==> flow/design.v <==
module ad_converter_amplifier(clk,
                              sampling_clk,
                              amp_spi_clk,  
                              gain_ch1,
                              gain_ch2,
                              ADC_OUT,
                              SPI_SCK,
                              AD_CONV,
                              SPI_MOSI,
                              AMP_CS,
                              adc_dout_ch_1,
                              adc_dout_ch_2
                              );
input clk;
input sampling_clk;
input amp_spi_clk;
input [3:0] gain_ch1;  
input [3:0] gain_ch2;  
input ADC_OUT;
output SPI_SCK;
output AD_CONV;
output reg SPI_MOSI = 0;
output reg AMP_CS;
output reg [13:0] adc_dout_ch_1 = 0;
output reg [13:0] adc_dout_ch_2 = 0;
reg [7:0] old_gains = 0;
reg [7:0] gains_buf = 0;
reg amp_serial_busy = 0;
reg [3:0] gain_bit_cnt = 0;
reg [3:0] holf_off_cnt = 0;
reg old_amp_spi_clk;
wire amp_busy;
assign amp_busy = (holf_off_cnt != 0);
assign SPI_SCK = amp_busy? amp_spi_clk : clk;
always @(posedge clk) begin
    if ((old_gains != {gain_ch2, gain_ch1}) && !amp_serial_busy && (holf_off_cnt == 0)) begin
        amp_serial_busy <= 1;
        holf_off_cnt <= 15;
        gains_buf <= {gain_ch2, gain_ch1};
    end
    else if (amp_serial_busy) begin
        if (old_amp_spi_clk && !amp_spi_clk) begin
            if (gain_bit_cnt == 8) begin
                AMP_CS <= 1;
                amp_serial_busy <= 0;
                gain_bit_cnt <= 0;
            end
            else begin
                AMP_CS <= 0;
                gain_bit_cnt <= gain_bit_cnt + 1;
                gains_buf <= gains_buf << 1; 
                SPI_MOSI <= gains_buf[7];
            end
        end
    end
    if (old_amp_spi_clk && !amp_spi_clk) begin        
        if (holf_off_cnt > 0) begin
            holf_off_cnt <= holf_off_cnt - 1;
        end
    end
    if (holf_off_cnt == 0) begin
        old_gains <= {gain_ch2, gain_ch1};    
    end
    old_amp_spi_clk <= amp_spi_clk;
end
reg old_sampling_clk;
reg clk_sync_ad_conv = 0;
reg [5:0] adc_serial_cnt = 0;
reg [13:0] buf_adc_dout_ch_1 = 0;
reg [13:0] buf_adc_dout_ch_2 = 0;
always @(posedge clk) begin
    if (!amp_busy) begin
        if (!old_sampling_clk && sampling_clk) begin
            adc_serial_cnt <= 0;
            clk_sync_ad_conv <= 1;
            adc_dout_ch_1 <= buf_adc_dout_ch_1;
            adc_dout_ch_2 <= buf_adc_dout_ch_2;
        end
        else begin
            if (adc_serial_cnt <= 34) begin
                clk_sync_ad_conv <= 0;
                adc_serial_cnt <= adc_serial_cnt + 1;
            end
        end
    end
    else begin
        adc_serial_cnt <= 0;
        adc_dout_ch_1 <= 0;
        adc_dout_ch_2 <= 0;
    end
    old_sampling_clk <= sampling_clk;
end
assign AD_CONV = clk_sync_ad_conv && clk;
always @(negedge clk) begin
    if (adc_serial_cnt >= 3 && adc_serial_cnt <= 16) begin
            buf_adc_dout_ch_1 <= {buf_adc_dout_ch_1[12:0], ADC_OUT};
    end
        if (adc_serial_cnt >= 19 && adc_serial_cnt <= 32) begin
            buf_adc_dout_ch_2 <= {buf_adc_dout_ch_2[12:0], ADC_OUT};  
    end
end
endmodule
Tool chain data of ad_converter_amplifier
Tool output for the design above, in the order of the flow.
Lines are those of the file above, counted from 1.
Operators: Yosys type, input widths -> output width; for muxes data width and select width s.
Library cell names are shortened.
Not given: n/a
Design
  top module: ad_converter_amplifier
  clock port: clk
  standard-cell library: sky130hd
  timing corner: tt_025C_1v80

Word-level counts
Counts by Yosys on the flattened word-level netlist (proc, flatten, opt, wreduce; memories kept). Register bits leave out memories and registers merged into their read ports (data or address). Print and check cells are left out. Cells with the same type and inputs are merged into one.
Bit counts
  register bits: 92
  elaborated cells: 63
  input bits: 12
  output and inout bits: 32
Cells by class
  bitwise operators: 3
  magnitude comparators: 6
  reduce/logical cells: 20
  mux-type cells: 13
  add/subtract/negate cells: 3
  equality and inequality tests: 3
Operator list (number)
  $mux 8: 4
  $le 6x6->1 const B: 2
  $mux 4: 3
  $ne 8x8->1: 1
  $logic_and 1x1->1: 7
  $reduce_bool 2->1: 3
  $reduce_and 3->1: 2
  $add 6x1->6 const B: 1
  $ge 6x2->1 const B: 1
  $ge 6x5->1 const B: 1
  $le 6x5->1 const B: 1
  $mux 1: 6
  $add 4x1->4 const B: 1
  $sub 4x1->4 const B: 1
  $gt 4x1->1 const B: 1
  $eq 4x4->1 const B: 1
  $logic_not 4->1: 1
  $reduce_and 4->1: 1
  $reduce_bool 4->1: 1
  $not 1->1: 3
  $logic_not 1->1: 3
  $ne 2x2->1 const B: 1
  $reduce_and 2->1: 1
  $reduce_or 2->1: 1

Longest topological paths
Depth = most cells in a row (Yosys ltp): at word level without a register or memory, in the mapped netlist without a sequential cell, where the memories' decode and read muxes count.
Logic depth
  depth in word-level cells: 6
  ABC_AREA: 0
  gate-level depth with buffers: 7
  depth with buffers taken out: 7

Mapped cells and area
Yosys stat after the flow's synthesis: flattened, memories mapped to cells. It holds for the ABC_AREA given above (unset counts as 0); a run with the other value may have another netlist.
Cell types
  edfxtp_1: number 51, total area 1.53E+03 µm²
  dfxtp_1: number 41, total area 820.787 µm²
  nand2_1: number 65, total area 243.984 µm²
  a21oi_1: number 30, total area 150.144 µm²
  xor2_1: number 9, total area 78.826 µm²
  ha_1: number 6, total area 75.072 µm²
  nor2_1: number 19, total area 71.318 µm²
  inv_1: number 13, total area 48.797 µm²
  mux2_2: number 4, total area 45.043 µm²
  mux2_4: number 3, total area 45.043 µm²
  clkbuf_1: number 8, total area 30.029 µm²
  xnor2_1: number 3, total area 26.275 µm²
  nand2b_1: number 4, total area 25.024 µm²
  o21ai_0: number 5, total area 25.024 µm²
  and2_1: number 3, total area 18.768 µm²
  nor4_1: number 3, total area 18.768 µm²
  nand4b_1: number 2, total area 17.517 µm²
  o41ai_2: number 1, total area 16.266 µm²
Not listed: further types 16, cells in them 21.
Mapped netlist
  mapped area: 3429.5 µm²
  cells in the netlist: 291
  mapped flip-flops: 92
  area of sequential cells: 2352.3 µm²

==> results <==
2 stored runs of ad_converter_amplifier in the flow (synthesis by Yosys, layout by OpenROAD, sky130hd cells), in arbitrary order. Constraints: input delay and output delay 20% of the set period each, output load 0.01 pF.
"finish__power__total" is the tool's figure for a default switching activity; nothing was simulated.

settings of job 1
{
  "period_ns": 4.15,
  "CORE_UTILIZATION": 49,
  "SETUP_SLACK_MARGIN": -0.33,
  "TNS_END_PERCENT": 15,
  "CAP_MARGIN": 30,
  "SLEW_MARGIN": 0,
  "MAX_ROUTING_LAYER": "met4",
  "CORE_MARGIN": 2
}
report of job 1
yosys chip area after synthesis (um^2): 3429.5
finish__design__die__area: 7684.3
finish__design__instance__area__stdcell: 4345.4
finish__design__instance__utilization: 0.6396
finish__timing__setup__ws: 0.178
finish__timing__setup__tns: 0.000
finish__timing__hold__ws: 0.426
finish__power__total: 2.035e-03

settings of job 2
{
  "period_ns": 4.7,
  "CORE_UTILIZATION": 61,
  "CAP_MARGIN": 20,
  "CORE_MARGIN": 2,
  "SLEW_MARGIN": 20
}
report of job 2
yosys chip area after synthesis (um^2): 3429.5
finish__design__die__area: 6237.8
finish__design__instance__area__stdcell: 4311.6
finish__design__instance__utilization: 0.7878
finish__timing__setup__ws: 0.322
finish__timing__setup__tns: 0.000
finish__timing__hold__ws: 0.431
finish__power__total: 1.894e-03
