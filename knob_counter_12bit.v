==> flow/design.v <==
module knob_counter_12bit(clk,
                          en,
                          rot_A,
                          rot_B,
                          rot_center,
                          start_value,
                          step,
                          lower_limit,
                          upper_limit,
                          out
                          );
input clk;
input en;
input rot_A;
input rot_B;
input rot_center;
input [11:0] start_value;
input [11:0] step;
input [11:0] lower_limit;
input [11:0] upper_limit;
output [11:0] out;
reg [12:0] count;
assign out = count[11:0];
reg [1:0] status;
reg init = 1;
always @(posedge clk) begin
    if (init) begin
        count = start_value;
        init = 0;
    end
    else begin
        if (en) begin
            if (rot_center) begin
                count = start_value;
            end
            else begin
                if (!rot_A & !rot_B) begin
                    status = 2'b00;
                end else if (status != 2'b10) begin
                    if (!rot_A & rot_B)
                        status = 2'b01;
                    else if (rot_A & !rot_B)
                        status = 2'b11;
                    else if (rot_A & rot_B) begin
                        if (status == 2'b01) begin
                            status = 2'b10;
                            if (count <= (upper_limit - step)) begin
                                count = count + step;
                            end
                        end else if (status == 2'b11) begin
                            status = 2'b10;
                            if (count >= (lower_limit + step)) begin
                                count = count - step;
                            end
                        end
                    end
                end
            end
        end
    end
end
endmodule
Step by step through the tools: knob_counter_12bit. Tool output for the design above, in the order of the flow. Line numbers count from 1 in the design file above. Operators: Yosys type, input widths -> output width; for muxes data width and select width s. Library cell names are shortened. Not given: --

Top: knob_counter_12bit. Clock: clk. Library: sky130hd. Library corner: tt_025C_1v80.

Word level. Counts by Yosys on the flattened word-level netlist (proc, flatten, opt, wreduce; memories kept). Register bits leave out memories and registers merged into their read ports (data or address). Print and check cells are left out. Cells with the same type and inputs are merged into one.

Add/sub/neg operators: 4. The figure for multipliers is 0. Div/mod/pow operators: 0. For magnitude comparators the number is 2. The figure for equality and inequality tests is 7. Shifts and indexed selects: 0. Multiplexer cells: 18. Bitwise operators: 6. The entry for reductions and logical operators reads 12.

Operator list (number): $mux 13 (11); $add 12x12->13 (1); $sub 12x12->13 (1); $add 13x12->13 (1); $sub 13x12->13 (1); $ge 13x13->1 (1); $le 13x13->1 (1); $reduce_bool 4->1 (3); $mux 12 (1); $mux 2 (6); $ne 3x3->1 const B (3); $reduce_and 9->1 (1); $reduce_bool 3->1 (2); $reduce_and 6->1 (1); $reduce_bool 5->1 (1); $and 1x1->1 (4); $reduce_bool 2->1 (2); $ne 4x3->1 const B (1); $not 1->1 (2); $logic_not 1->1 (2); $eq 2x1->1 const B (1); $eq 2x2->1 const B (1); $ne 2x2->1 const B (1).

Under flip-flop bits (word level) stands 16. The figure for bits in latches is 0. Bits in writable memories: 0. Under memory bits (read-only) stands 0. Under word width x clocked read ports stands 0. Memories: 0. The figure for input bits is 53. The entry for output and inout bits reads 12. The entry for elaborated cells reads 53.

Logic depth. Yosys ltp: most cells in a row. Word level: on the elaborated netlist, between registers, memories and ports. Mapped: between sequential cells and ports; inverters and the memories' decode and read muxes count.

Depth after elaboration: 13. For ABC_AREA the number is 0. The figure for depth in mapped cells is 16. Mapped depth without buffers: 16.

Netlist. Source: synth_stat.txt of the flow (Yosys; design flattened, memories mapped). It holds for the ABC_AREA given above (unset counts as 0); a run with the other value may have another netlist. The area totals of this step are shown rounded.

The figure for cells in the netlist is 428. For cell area after synthesis the number is 3371 µm². Area of sequential cells: 460.4 µm². The figure for flip-flops is 17. For buffers the number is 18.

Cell types: ha_1 (number 67, total area 838.304 µm²); edfxtp_1 (number 12, total area 360.346 µm²); xnor2_1 (number 22, total area 192.685 µm²); a21oi_1 (number 31, total area 155.149 µm²); nand2_1 (number 37, total area 138.883 µm²); inv_1 (number 36, total area 135.13 µm²); o21ai_0 (number 26, total area 130.125 µm²); dfxtp_1 (number 5, total area 100.096 µm²); nor2_1 (number 25, total area 93.84 µm²); buf_4 (number 12, total area 90.086 µm²); xor2_1 (number 10, total area 87.584 µm²); nor3_1 (number 14, total area 70.067 µm²); fa_1 (number 3, total area 60.058 µm²); nand2b_1 (number 9, total area 56.304 µm²); nor2b_1 (number 9, total area 56.304 µm²); a21o_1 (number 7, total area 52.55 µm²); o31ai_1 (number 7, total area 52.55 µm²); nand3_1 (number 10, total area 50.048 µm²).

Not listed: further types 41, cells in them 86.

Worst setup path after synthesis. Source: OpenSTA report_checks on the synthesized netlist (no wires, ideal clock, input and output delay 20% of the period each), path of least setup slack; recovery checks are left aside. Register names are those of the netlist, which keeps one name where synthesis merged equal registers.

Path kind: input port to flip-flop. From: input port upper_limit[0]. To: register count[0]. Period: 5.24 ns. The figure for input delay is 1.048 ns. The entry for setup time reads 0.383 ns. Under launch time at the first pin stands 1.048 ns. Arrival: 4.322 ns. The figure for required time is 4.857 ns. The entry for setup slack reads 0.535 ns. Under path delay stands 3.657 ns. For stages the number is 15. The figure for path buffers is 0. The entry for synthesis period reached reads 4.705 ns.

"path delay" = arrival - input delay + setup time. "stages": output pins that drive a net of the path, with the launching flip-flop's if there is one; two outputs of one cell count as two. "synthesis period reached" = period - worst setup slack (recovery checks aside). The figure is calculated, with input and output delays left at 20% of the set period. The rows between start and end are the longest chain of elaborated cells between them; the timing report does not say that the signal goes this way. Where chains are equally long, one stands for them. Each line given opens the expression or statement behind the cell; cells for indexed reads and writes are added by Yosys, which also makes memories of some case tables. A register here has more assigning lines than the two given. Only ways into the end's enable, where the timed path ends, are counted here.

Path through: inv_1 > ha_1 > fa_1 > nor2b_1 > o21ai_1 > a21oi_1 > o21ai_0 > a2111oi_0 > o22a_1 > ha_1 > nand4_1 > inv_1 > a221o_1 > o31a_1 > o21bai_1. For length of the longest elaborated chain the number is 4. The figure for elaborated cells between the ends (all ways) is 4. The figure for RTL lines with such cells is 1. Classes of those cells: add/sub: 1; compare: 1; eq/ne: 1; reduce/logical: 1.

Ends and longest elaborated chain, after synthesis: start, declared (RTL line 20) `input [11:0] upper_limit;`; $sub 12x12->13 (RTL line 47) `if (count <= (upper_limit - step)) begin`; $le 13x13->1 (RTL line 47); $ne 4x3->1; $reduce_and 9->1; end, assigned (RTL line 48) `count = count + step;`; end, assigned (RTL line 53) `count = count - step;`; end, declared (RTL line 22) `reg [12:0] count;`.

Timing after layout. From the final timing report of stored run 1: the path of least setup slack in the routed layout; clock arrival at registers is part of the times.

Path kind: input port to flip-flop. From: input port step[0]. To: register count[11]. Period: 6.85 ns. The figure for input delay is 1.37 ns. The entry for setup time reads 0.30 ns. Under launch time at the first pin stands 1.37 ns. Arrival: 5.47 ns. The figure for required time is 6.79 ns. The entry for setup slack reads 1.32 ns. For stages the number is 16. The figure for path buffers is 2.

The rows between start and end are the longest chain of elaborated cells between them; the timing report does not say that the signal goes this way. Where chains are equally long, one stands for them. A register here has more assigning lines than the two given. Only ways into the end's enable, where the timed path ends, are counted here.

Path through: clkdlybuf4s50_1 > ha_1 > fa_1 > nor2b_1 > o21ai_1 > a21oi_1 > o21ai_0 > a2111oi_0 > o22a_1 > ha_1 > nand4_1 > inv_1 > a221o_1 > o31a_1 > o21bai_1 > buf_4. For length of the longest elaborated chain the number is 4. The figure for elaborated cells between the ends (all ways) is 7. The figure for RTL lines with such cells is 2. Classes of those cells: add/sub: 2; compare: 2; eq/ne: 1; reduce/logical: 2.

Ends and longest elaborated chain, after layout: start, declared (RTL line 18) `input [11:0] step;`; $sub 12x12->13 (RTL line 47) `if (count <= (upper_limit - step)) begin`; $le 13x13->1 (RTL line 47); $ne 4x3->1; $reduce_and 9->1; end, assigned (RTL line 48) `count = count + step;`; end, assigned (RTL line 53) `count = count - step;`; end, declared (RTL line 22) `reg [12:0] count;`.

Data sheet: physical implementation of knob_counter_12bit

knob_counter_12bit through Yosys and OpenROAD on sky130hd: 2 stored runs, unordered, with their settings and measured results. The constraints put input and output delay at 20% of the set period each and load the outputs with 0.01 pF. By "clock period reached" is meant the clock period of the run minus its worst setup slack. This is arithmetic on one report: input and output delays are still those of the set period (20% each). "worst path time": the worst setup path's part of the clock period (all of it between registers, 20% less for each end at a port) less its slack. A launch clock that arrives late makes it longer, a capture clock that arrives late makes it shorter. "total power of the final layout" is the tool's figure for a default switching activity; nothing was simulated. Measured values are rounded.

Stored run 1 has these settings: period_ns 6.85; CORE_UTILIZATION 35; SETUP_SLACK_MARGIN 1.06; PLACE_DENSITY 0.51; CORE_ASPECT_RATIO 0.57; GPL_TIMING_DRIVEN 1; GPL_ROUTABILITY_DRIVEN 0; CTS_CLUSTER_SIZE 33; CAP_MARGIN 15; CORE_MARGIN 2; SLEW_MARGIN 20. The clock period reached reads 5.529 ns. The chip area after synthesis (Yosys) stands at 3,371 µm². The lowest setup slack is 1.321 ns. The smallest hold slack comes to 0.455 ns. The post-route setup TNS is 0.000 ns. The total power of the final layout comes to 908.5 µW. The overall die area comes to 10,460 µm². The measured utilization after layout is 0.454. The worst path time comes to 4.16 ns. Critical path kind: input port to flip-flop.

Stored run 2 has these settings: period_ns 3.68; CORE_UTILIZATION 71; SETUP_SLACK_MARGIN -0.19; PLACE_DENSITY_LB_ADDON 0.25; CELL_PAD_IN_SITES_GLOBAL_PLACEMENT 0; GPL_ROUTABILITY_DRIVEN 1; CTS_CLUSTER_DIAMETER 181; MAX_ROUTING_LAYER met5; CAP_MARGIN 20; CORE_MARGIN 2; SLEW_MARGIN 20. Outcome: stopped before the end: placement reported DPL-0033.
